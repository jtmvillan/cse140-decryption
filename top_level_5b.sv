==> flow/design.v <==
module dat_mem #(parameter W=8,                
                           byte_count=256)(	   
  input           clk,
                  write_en,	                
  input  [$clog2(byte_count)-1:0] raddr,    
                  waddr,	                
  input  [ W-1:0] data_in,				    
  output [ W-1:0] data_out				    
    );
logic [W-1:0] core[byte_count];	 
assign      data_out = core[raddr] ;	 
always_ff @ (posedge clk)
  if (write_en)
    core[waddr] <= data_in;
endmodule
module lfsr6b(
  input              clk,
                     en,		   
			         init,		   
  input       [5:0]  taps,		   
                     start,		   
  output logic[5:0]  state);	   
  logic[5:0] taptrn;			   
  always @(posedge clk)
	if(init) begin
	  state  <= start;			   
	  taptrn <= taps;			   
	end
	else if(en)					   
	  state  <= {state[5:0],^(state&taptrn)};
endmodule
module top_level_5b(
  input          clk, init,
  output logic   done);
  logic          wr_en;
  logic    [7:0] raddr,
                 waddr,
                 data_in;
  logic    [7:0] data_out;
  logic[15:0] cycle_ct = 0;
  logic load_LFSR,
        LFSR_en;
  logic[5:0] LFSR_ptrn[6];            
  assign LFSR_ptrn[0] = 6'h21;
  assign LFSR_ptrn[1] = 6'h2D;
  assign LFSR_ptrn[2] = 6'h30;
  assign LFSR_ptrn[3] = 6'h33;
  assign LFSR_ptrn[4] = 6'h36;
  assign LFSR_ptrn[5] = 6'h39;
  logic[5:0] start;                   
  logic[5:0] LFSR_state[6];
  logic[5:0] match;					  
  logic[2:0] foundit;                 
  int i;
  dat_mem dm1(.clk(clk),.write_en(wr_en),.raddr(raddr),.waddr(waddr),
       .data_in(data_in),.data_out(data_out));                    
  lfsr6b l0(.clk ,
         .en   (LFSR_en)  ,             
         .init (load_LFSR),	             
         .taps (6'h21)     ,     
         .start ,	             
         .state(LFSR_state[0]));		    
lfsr6b l1(.clk, .en(LFSR_en), .init(load_LFSR), .taps(6'h2D), .start, .state(LFSR_state[1]));
lfsr6b l2(.clk, .en(LFSR_en), .init(load_LFSR), .taps(6'h30), .start, .state(LFSR_state[2]));
lfsr6b l3(.clk, .en(LFSR_en), .init(load_LFSR), .taps(6'h33), .start, .state(LFSR_state[3]));
lfsr6b l4(.clk, .en(LFSR_en), .init(load_LFSR), .taps(6'h36), .start, .state(LFSR_state[4]));
lfsr6b l5(.clk, .en(LFSR_en), .init(load_LFSR), .taps(6'h39), .start, .state(LFSR_state[5]));
always_comb begin
    start = 6'b011111 ^ data_out[5:0];
    data_in = {data_out[7:6],(LFSR_state[foundit] ^ data_out[5:0])};
end
  always_comb case(match)
    6'b10_0000: foundit = 'd5;	     
    6'b01_0000: foundit = 'd4;
    6'b00_1000: foundit = 'd3;
    6'b00_0100: foundit = 'd2;
    6'b00_0010: foundit = 'd1;
	default: foundit = 0;            
  endcase
  always @(posedge clk) begin  :clock_loop
    if(init) begin
      cycle_ct <= 'b0;
	  match    <= 'b0;
	end
    else begin
      cycle_ct <= cycle_ct + 1;
	  if(cycle_ct == 8) begin			 
	    for(i=0; i<6; i++) begin
	      match[i] <= (LFSR_state[i] == start);	 
		end
      end
    end
  end
always_comb begin
    load_LFSR = 'b0;
    LFSR_en   = 'b0;
	wr_en     = 'b0;
  raddr = 0;
  waddr = 0;
  done = 0;
  case(cycle_ct)
	0: begin
           raddr     = 64;    
		   waddr     = 0;    
	     end		        
	1: begin
           load_LFSR = 1;	   
           raddr     = 64;
		   waddr     = 0;
	     end		        
	2  : begin
           LFSR_en   = 1;	    
           raddr     = 64;
		   waddr     = 0;
         end
	3  : begin			        
	       LFSR_en = 1;
		   raddr =  65;			   
		   waddr = 0;
		 end
	72  : begin
            done = 1;		 
 		    raddr =	0;
 		    waddr = 0;
	     end
	default: begin	          
	       LFSR_en = 1;
           raddr = cycle_ct + 62;
           if(cycle_ct>8) begin    
			 wr_en = 1;
			 if(cycle_ct>=9) begin		  
			   waddr = cycle_ct-9;
             end
             else begin
                 waddr = 0;
             end
		   end
		   else begin
		     waddr = 0;
			 wr_en = 0;
		   end
	     end
  endcase
end
endmodule
# Step by step through the tools: top_level_5b
# What the tools print for top_level_5b, step after step.
# Lines are those of the file above, counted from 1.
# Library cell names are shortened.
# A cell with n/a has no value.
# design
top_module	top_level_5b
clock_port	clk
library	sky130hd
pvt_corner	tt_025C_1v80

# Word level
# Source: Yosys, flattened and elaborated. Widths are those after wreduce; folded enables and synchronous resets count as part of the registers. Registers that Yosys merges into a memory's read port (data or address) are not register bits. Print and check cells do not count. Equal cells are merged and count once.
# bits
inputBits	2
out_inout_bits	1
reg_bits	16
# op_classes
eq_ne	1
mux	1
n_addsub	1
# ops
operator	n
adder 16 x 1 -> 16 bit with constant B	1
equality test 16 x 7 -> 1 bit with constant B	1
two-way mux 1 bit	1

# Depth
# Longest topological path by Yosys (ltp), each cell counted once; first at word level (registers and memories cut), then after technology mapping (sequential cells cut; the memories' decode and read muxes count).
# logic_depth
ltp_word	2
ABC_AREA	0
depth_mapped	4
depth_no_buf	4

# Mapped cells and area
# Yosys stat after the flow's synthesis: flattened, memories mapped to cells. It holds for the ABC_AREA given above (unset counts as 0); a run with the other value may have another netlist.
# synth_totals
seq_area_um2	320.3
yosys_area_um2	797.0
flip_flops	16
mapped_cells	87
buffers	2
# types
cell	n	type_area_um2
dfxtp_1	16	320.307
mux2_2	5	56.304
nor2_1	10	37.536
nor4_1	6	37.536
nor2b_1	5	31.28
a21oi_1	6	30.029
ha_1	2	25.024
o31ai_1	3	22.522
or4_1	3	22.522
nand4_4	1	21.27
inv_1	5	18.768
nand4_1	3	18.768
xor2_1	2	17.517
nand3_1	3	15.014
o21ai_0	3	15.014
clkbuf_8	1	13.763
or3_1	2	12.512
buf_6	1	11.261
# Not listed: further types 8, cells in them 10.

# Path before layout
# OpenSTA on the mapped netlist: ideal clock, no wires. The path of least setup slack (recovery checks aside). Input and output delay are each 20% of the period. Register names are those of the netlist, which keeps one name where synthesis merged equal registers.
# synth_path
path_type	register to register
start	register cycle_ct[0]
end	register cycle_ct[14]
path_buffers	0
path_delay_ps	1516
setup_time_ps	121
clock_period_ps	1770
t_arrival_ps	1395
setup_slack_ps	254
path_stages	5
period_less_setup_slack_ps	1516
# "path_delay_ps" = arrival - input delay + setup time.
# "path_stages" counts driving pins, that of a launching flip-flop among them; a cell with two outputs on the path counts twice.
# "period_less_setup_slack_ps" is the clock period less the worst setup slack; recovery checks do not enter. This is arithmetic on one report: input and output delays are still those of the set period (20% each).
# Between the ends stands the longest chain of elaborated cells between them, by number of cells; it is not shown to be the way that was timed. Of several equally long chains one is given.
# Each line given opens the expression or statement behind the cell; cells for indexed reads and writes are added by Yosys, which also makes memories of some case tables.
# synth_between
path_cell_list	dfxtp_1 ha_1 nand4_4 nor4_1 mux2_2
elab_chain_cells	1
cells_between	1
classes_between	add/sub: 1
# synth_lines
element	line_no	rtl
start, declared	40	logic[15:0] cycle_ct = 0;
start, assigned	82	cycle_ct <= 'b0;
start, assigned	86	cycle_ct <= cycle_ct + 1;
adder 16 x 1 -> 16 bit	86
end, assigned	82
end, assigned	86
end, declared	40

# Worst path after layout
# From the final timing report of stored run 2: the path of least setup slack in the routed layout; clock arrival at registers is part of the times.
# The report prints the path's times to 10 ps; the period is as set.
# layout_path
path_type	register to output
start	register cycle_ct[1]
end	output done
t_arrival_ps	1310
clock_period_ps	1900
path_buffers	1
setup_slack_ps	210
output_delay_ps	380
path_stages	6
# Between the ends stands the longest chain of elaborated cells between them, by number of cells; it is not shown to be the way that was timed. Of several equally long chains one is given.
# layout_between
path_cell_list	dfxtp_2 inv_2 ha_4 nor4bb_4 and4_1 buf_2
elab_chain_cells	2
cells_between	2
classes_between	eq/ne: 1; mux: 1
# layout_lines
element	line_no	rtl
start, declared	40	logic[15:0] cycle_ct = 0;
start, assigned	82	cycle_ct <= 'b0;
start, assigned	86	cycle_ct <= cycle_ct + 1;
equality test 16 x 7 -> 1 bit	101	case(cycle_ct)
two-way mux 1 bit	101
end, declared	34	output logic   done);

Hand-over note for top_level_5b

Measured data: module top_level_5b, platform sky130hd, 2 stored runs of the flow under differing settings, order arbitrary. Input and output delays are each 20% of the period that was set; the output load is 0.01 pF.
"power_mw" is the tool's figure for a default switching activity; nothing was simulated.

Stored run 1, flow files:
==> flow/run.sh <==
#!/bin/bash
# the make line also repeats the synthesis and layout settings of config.mk as NAME=value (left out here)
make -C /OpenROAD-flow-scripts/flow DESIGN_CONFIG=/design/flow/config.mk WORK_HOME=/design/flow/orfs CLKGATE_MAP_FILE= finish
==> flow/config.mk <==
export PLATFORM = sky130hd
export DESIGN_NAME = top_level_5b
export DESIGN_NICKNAME = top_level_5b
export VERILOG_FILES = /design/flow/design.v
export SDC_FILE = /design/flow/constraint.sdc
export NUM_CORES = 4
export LEC_CHECK = 0
export CAP_MARGIN = 10
export CELL_PAD_IN_SITES_GLOBAL_PLACEMENT = 3
export CORE_ASPECT_RATIO = 0.89
export CORE_MARGIN = 2
export CORE_UTILIZATION = 53
export CTS_CLUSTER_DIAMETER = 121
export CTS_CLUSTER_SIZE = 45
export HOLD_SLACK_MARGIN = -0.04
export MIN_ROUTING_LAYER = met2
export PLACE_DENSITY_LB_ADDON = 0.24
export SETUP_SLACK_MARGIN = 0.03
export SLEW_MARGIN = 10
==> flow/constraint.sdc <==
create_clock -name core_clock -period 1.66 [get_ports {clk}]
set_input_delay 0.3320 -clock core_clock [delete_from_list [all_inputs] [get_ports {clk}]]
set_output_delay 0.3320 -clock core_clock [all_outputs]
set_load 0.01 [all_outputs]

Stored run 1: no final report: placement broke off with FLW-0024

Stored run 2, flow files:
==> flow/run.sh <==
#!/bin/bash
# the make line also repeats the synthesis and layout settings of config.mk as NAME=value (left out here)
make -C /OpenROAD-flow-scripts/flow DESIGN_CONFIG=/design/flow/config.mk WORK_HOME=/design/flow/orfs CLKGATE_MAP_FILE= finish
==> flow/config.mk <==
export PLATFORM = sky130hd
export DESIGN_NAME = top_level_5b
export DESIGN_NICKNAME = top_level_5b
export VERILOG_FILES = /design/flow/design.v
export SDC_FILE = /design/flow/constraint.sdc
export NUM_CORES = 4
export LEC_CHECK = 0
export CAP_MARGIN = 20
export CORE_MARGIN = 2
export CORE_UTILIZATION = 40
export SETUP_SLACK_MARGIN = 0.19
export SLEW_MARGIN = 20
==> flow/constraint.sdc <==
create_clock -name core_clock -period 1.9 [get_ports {clk}]
set_input_delay 0.3800 -clock core_clock [delete_from_list [all_inputs] [get_ports {clk}]]
set_output_delay 0.3800 -clock core_clock [all_outputs]
set_load 0.01 [all_outputs]

==> results of stored run 2, as CSV <==
result,value
util_frac,0.512
layout_stdcell_area_um2,984.7
final_setup_ws_ps,215
power_mw,0.6130
synthesis_area_um2,797.0
setup_tns_ps,0
dieArea_um2,2365.4

End of note.
